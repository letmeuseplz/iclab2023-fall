==> flow/design.v <==
`timescale 1ns/1ps
module Bridge (
    input  logic        clk,
    input  logic        rst_n,
    input  logic        C_in_valid,
    input  logic        C_r_wb,     
    input  logic [7:0]  C_addr,   
    input  logic [63:0] C_data_w,   
    output logic        C_out_valid,
    output logic [63:0] C_data_r,  
    output logic        AR_VALID,
    output logic [16:0] AR_ADDR,
    input  logic        AR_READY,
    input  logic        R_VALID,
    input  logic [63:0] R_DATA,
    input  logic [1:0]  R_RESP,
    output logic        R_READY,
    output logic        AW_VALID,
    output logic [16:0] AW_ADDR,
    input  logic        AW_READY,
    output logic        W_VALID,
    output logic [63:0] W_DATA,
    input  logic        W_READY,
    input  logic        B_VALID,
    input  logic [1:0]  B_RESP,
    output logic        B_READY
);
    typedef enum logic [2:0] {
        ST_IDLE     = 3'd0,
        ST_READ_AR  = 3'd1,  
        ST_READ_R   = 3'd2,  
        ST_WRITE_AW = 3'd3,  
        ST_WRITE_W  = 3'd4,  
        ST_WRITE_B  = 3'd5   
    } state_t;
    state_t state, next_state;
    logic        next_C_out_valid;
    logic [63:0] next_C_data_r;
    logic        next_AR_VALID;
    logic [16:0] next_AR_ADDR;
    logic        next_R_READY;
    logic        next_AW_VALID;
    logic [16:0] next_AW_ADDR;
    logic        next_W_VALID;
    logic [63:0] next_W_DATA;
    logic        next_B_READY;
    always_comb begin
        next_state       = state;
        next_C_out_valid = 1'b0;
        next_AR_VALID    = 1'b0;
        next_R_READY     = 1'b0;
        next_AW_VALID    = 1'b0;
        next_W_VALID     = 1'b0;
        next_B_READY     = 1'b0;
        next_C_data_r    = C_data_r;
        next_AR_ADDR     = AR_ADDR;
        next_AW_ADDR     = AW_ADDR;
        next_W_DATA      = W_DATA;
        case (state)
            ST_IDLE: begin
                if (C_in_valid) begin
                    if (C_r_wb == 1'b1) begin 
                        next_state   = ST_READ_AR;
                        next_AR_ADDR = 17'h10000 + {6'b0, C_addr, 3'b000}; 
                    end else begin            
                        next_state   = ST_WRITE_AW;
                        next_AW_ADDR = 17'h10000 + {6'b0, C_addr, 3'b000};
                        next_W_DATA  = C_data_w;
                    end
                end
            end
            ST_READ_AR: begin
                next_AR_VALID = 1'b1;
                if (AR_READY) begin
                    next_state = ST_READ_R;
                end
            end
            ST_READ_R: begin
                next_R_READY = 1'b1;
                if (R_VALID) begin
                    next_C_data_r    = R_DATA;
                    next_C_out_valid = 1'b1;  
                    next_state       = ST_IDLE;  
                end
            end
            ST_WRITE_AW: begin
                next_AW_VALID = 1'b1;
                if (AW_READY) begin
                    next_state = ST_WRITE_W;
                end
            end
            ST_WRITE_W: begin
                next_W_VALID = 1'b1;
                if (W_READY) begin
                    next_state = ST_WRITE_B;
                end
            end
            ST_WRITE_B: begin
                next_B_READY = 1'b1;
                if (B_VALID) begin
                    next_C_out_valid = 1'b1;  
                    next_state       = ST_IDLE;
                end
            end
            default: next_state = ST_IDLE;
        endcase
    end
    always_ff @(posedge clk or negedge rst_n) begin
        if (!rst_n) begin
            state       <= ST_IDLE;
            C_out_valid <= 1'b0;
            C_data_r    <= 64'd0;
            AR_VALID    <= 1'b0;
            AR_ADDR     <= 17'd0;
            R_READY     <= 1'b0;
            AW_VALID    <= 1'b0;
            AW_ADDR     <= 17'd0;
            W_VALID     <= 1'b0;
            W_DATA      <= 64'd0;
            B_READY     <= 1'b0;
        end else begin
            state       <= next_state;
            C_out_valid <= next_C_out_valid;
            C_data_r    <= next_C_data_r;
            AR_VALID    <= next_AR_VALID;
            AR_ADDR     <= next_AR_ADDR;
            R_READY     <= next_R_READY;
            AW_VALID    <= next_AW_VALID;
            AW_ADDR     <= next_AW_ADDR;
            W_VALID     <= next_W_VALID;
            W_DATA      <= next_W_DATA;
            B_READY     <= next_B_READY;
        end
    end
endmodule
# From RTL to reports: Bridge

The steps from the RTL of Bridge to its reports follow in flow order.
Lines are those of the file above, counted from 1.
Operators: Yosys type, input widths -> output width; for muxes data width and select width s.
Library cell names are shortened.
The mark n/a stands for no value.

Design top: Bridge
Clock port: clk
Cell library: sky130hd
Library corner: tt_025C_1v80

# Word-level counts

Source: Yosys, flattened and elaborated, memories not mapped. Widths are those after wreduce. Registers that Yosys merges into a memory's read port (data or address) are not register bits. Print and check cells do not count. Equal cells are merged and count once.

Flip-flop bits (word level): 171
Input port bits: 149
Output and inout port bits: 168
Elaborated cells: 45

Add/sub/neg operators: 1
Equal/unequal tests: 11
Muxes and demuxes: 16
Bitwise logic cells: 1
Reduce/logical cells: 5

Operators with widths:

| kind                   | count |
| $pmux 3 s6             | 1 |
| $mux 3                 | 6 |
| $add 17x11->17 const A | 1 |
| $ne 2x2->1 const B     | 6 |
| $mux 1                 | 7 |
| $eq 3x2->1 const B     | 2 |
| $eq 3x3->1 const B     | 2 |
| $reduce_and 3->1       | 2 |
| $reduce_and 6->1       | 1 |
| $eq 3x1->1 const B     | 1 |
| $logic_not 3->1        | 1 |
| $reduce_and 2->1       | 1 |
| $pmux 1 s2             | 1 |
| $mux 2                 | 1 |
| $not 1->1              | 1 |

# Logic depth

Yosys ltp: most cells in a row. Word level: on the elaborated netlist, between registers, memories and ports. Mapped: between sequential cells and ports; inverters and the memories' decode and read muxes count.

Depth after elaboration: 3
ABC_AREA: 0
Depth in mapped cells: 4
Gate-level depth less buffers: 2

# Synthesis result

The flow's flattened synthesis, as Yosys stat reports it; memories are mapped. The netlist is that of the ABC_AREA named above (0 if unset); the other value can give another one.

Cell count: 356
Mapped area: 0.0061609 mm²
Sequential area: 0.003955 mm²
Mapped flip-flops: 158
Buffers: 31

Cells by type:

| type     | count | area in all (µm²) |
| dfrtp_1  | 157   | 3.93E+03 |
| mux2_2   | 86    | 968.429 |
| mux2_4   | 58    | 870.835 |
| buf_4    | 17    | 127.622 |
| buf_6    | 10    | 112.608 |
| dfstp_2  | 1     | 26.275 |
| o21ai_0  | 5     | 25.024 |
| nand2_1  | 6     | 22.522 |
| buf_2    | 4     | 20.019 |
| inv_1    | 5     | 18.768 |
| nand2b_1 | 3     | 18.768 |
| nand3_1  | 2     | 10.01 |
| nand3b_1 | 1     | 7.507 |
| conb_1   | 1     | 3.754 |

# Path before layout

Path of least setup slack by OpenSTA after synthesis, without wires, with an ideal clock, recovery checks aside; 20% of the period is set as input and as output delay. Where synthesis merged equal registers, the netlist keeps one of their names.

Kind: register to register
From: register state
To: register AW_ADDR[10]
Period: 1.62 ns
Library setup time: 0.125 ns
Time at the first pin: 0.000 ns
Data arrival time: 1.221 ns
Required time: 1.495 ns
Setup slack: 0.274 ns
Delay of the path: 1.346 ns
Stages on the path: 5
Path buffers: 2
Synthesis period reached: 1.346 ns

"delay of the path" is the arrival time less input delay plus setup time.
"stages on the path" counts driving pins, that of a launching flip-flop among them; a cell with two outputs on the path counts twice.
"synthesis period reached" = period - worst setup slack (recovery checks aside). The figure is calculated, with input and output delays left at 20% of the set period.
An end named without its bit number is one bit of that signal or, where synthesis recoded a state register, one of its new flip-flops.

Path through: dfstp_2 > nand3b_1 > buf_4 > buf_6 > mux2_4

RTL lines, path after synthesis:

| item            | RTL line | text |
| start, declared | 36       | `state_t state, next_state;` |
| start, assigned | 110      | `state       <= ST_IDLE;` |
| start, assigned | 122      | `state       <= next_state;` |
| end, assigned   | 117      | `AW_ADDR     <= 17'd0;` |
| end, assigned   | 129      | `AW_ADDR     <= next_AW_ADDR;` |
| end, declared   | 19       | `output logic [16:0] AW_ADDR,` |

Chain of elaborated cells between the ends: none given.

# Path in the finished layout

From the final timing report of entry A: the path of least setup slack in the routed layout; clock arrival at registers is part of the times.

Kind: register to output
From: register C_data_r[20]
To: output port C_data_r[20]
Period: 1.69 ns
Output delay: 0.34 ns
Time at the first pin: 0.41 ns
Data arrival time: 1.31 ns
Required time: 1.35 ns
Setup slack: 0.04 ns
Stages on the path: 2
Path buffers: 1

Path through: dfrtp_1 > clkdlybuf4s50_1
Length of the longest elaborated chain: 0
Elaborated cells between the ends (all ways): 0
Source lines of those cells: 0

RTL lines, path after layout:

| item            | RTL line | text |
| start, declared | 10       | `output logic [63:0] C_data_r,` |
| start, assigned | 112      | `C_data_r    <= 64'd0;` |
| start, assigned | 124      | `C_data_r    <= next_C_data_r;` |
| end, declared   | 10       |  |

Design Bridge on sky130hd. What follows are 2 stored runs of the flow, each under its own settings; their order means nothing. The constraints put input and output delay at 20% of the set period each and load the outputs with 0.01 pF.
"clock period reached" = clock period - worst setup slack. The figure is calculated, with input and output delays left at 20% of the set period.
By "allowed time less slack (worst setup path)" is meant the share of the clock period that the worst setup path is allowed (20% is reserved at inputs, 20% at outputs), minus its slack. Clock arrival times at its registers enter into it.
By "total power after layout" is meant OpenSTA's value without simulated activity: inputs other than the clock are taken to toggle once in ten clock periods, and the tool carries that through the logic.
Among the settings, n/a means not set for that run.

| item                                                    | entry A            | entry B              |
| period_ns                                               | 1.69               | 1.68                 |
| CORE_UTILIZATION                                        | 33                 | 30                   |
| PLACE_DENSITY_LB_ADDON                                  | 0.05               | n/a                  |
| CORE_MARGIN                                             | 2                  | 2                    |
| GPL_ROUTABILITY_DRIVEN                                  | 1                  | n/a                  |
| CTS_CLUSTER_SIZE                                        | 44                 | n/a                  |
| CAP_MARGIN                                              | 20                 | 20                   |
| SLEW_MARGIN                                             | 20                 | 20                   |
| SETUP_SLACK_MARGIN                                      | n/a                | 0.36                 |
| PLACE_DENSITY                                           | n/a                | 0.64                 |
| CORE_ASPECT_RATIO                                       | n/a                | 0.68                 |
| CELL_PAD_IN_SITES_GLOBAL_PLACEMENT                      | n/a                | 2                    |
| CELL_PAD_IN_SITES_DETAIL_PLACEMENT                      | n/a                | 1                    |
| TNS_END_PERCENT                                         | n/a                | 25                   |
| ABC_AREA                                                | n/a                | 0                    |
| CTS_CLUSTER_DIAMETER                                    | n/a                | 20                   |
| die outline area (mm²)                                  | 0.0197782          | 0.02172              |
| total power after layout (µW)                           | 16652              | 16380                |
| post-route setup TNS (ns)                               | 0.000              | 0.000                |
| clock period reached (ns)                               | 1.650              | 1.445                |
| allowed time less slack (worst setup path) (ns)         | 1.31               | 1.45                 |
| worst path kind                                         | register to output | register to register |
| setup slack of the worst path (ns)                      | 0.040              | 0.235                |
| area of the standard cells in the finished layout (mm²) | 0.0102373          | 0.0098995            |
| chip area in the Yosys report (mm²)                     | 0.0061609          | 0.0061609            |
| utilization (%)                                         | 56.4               | 48.8                 |
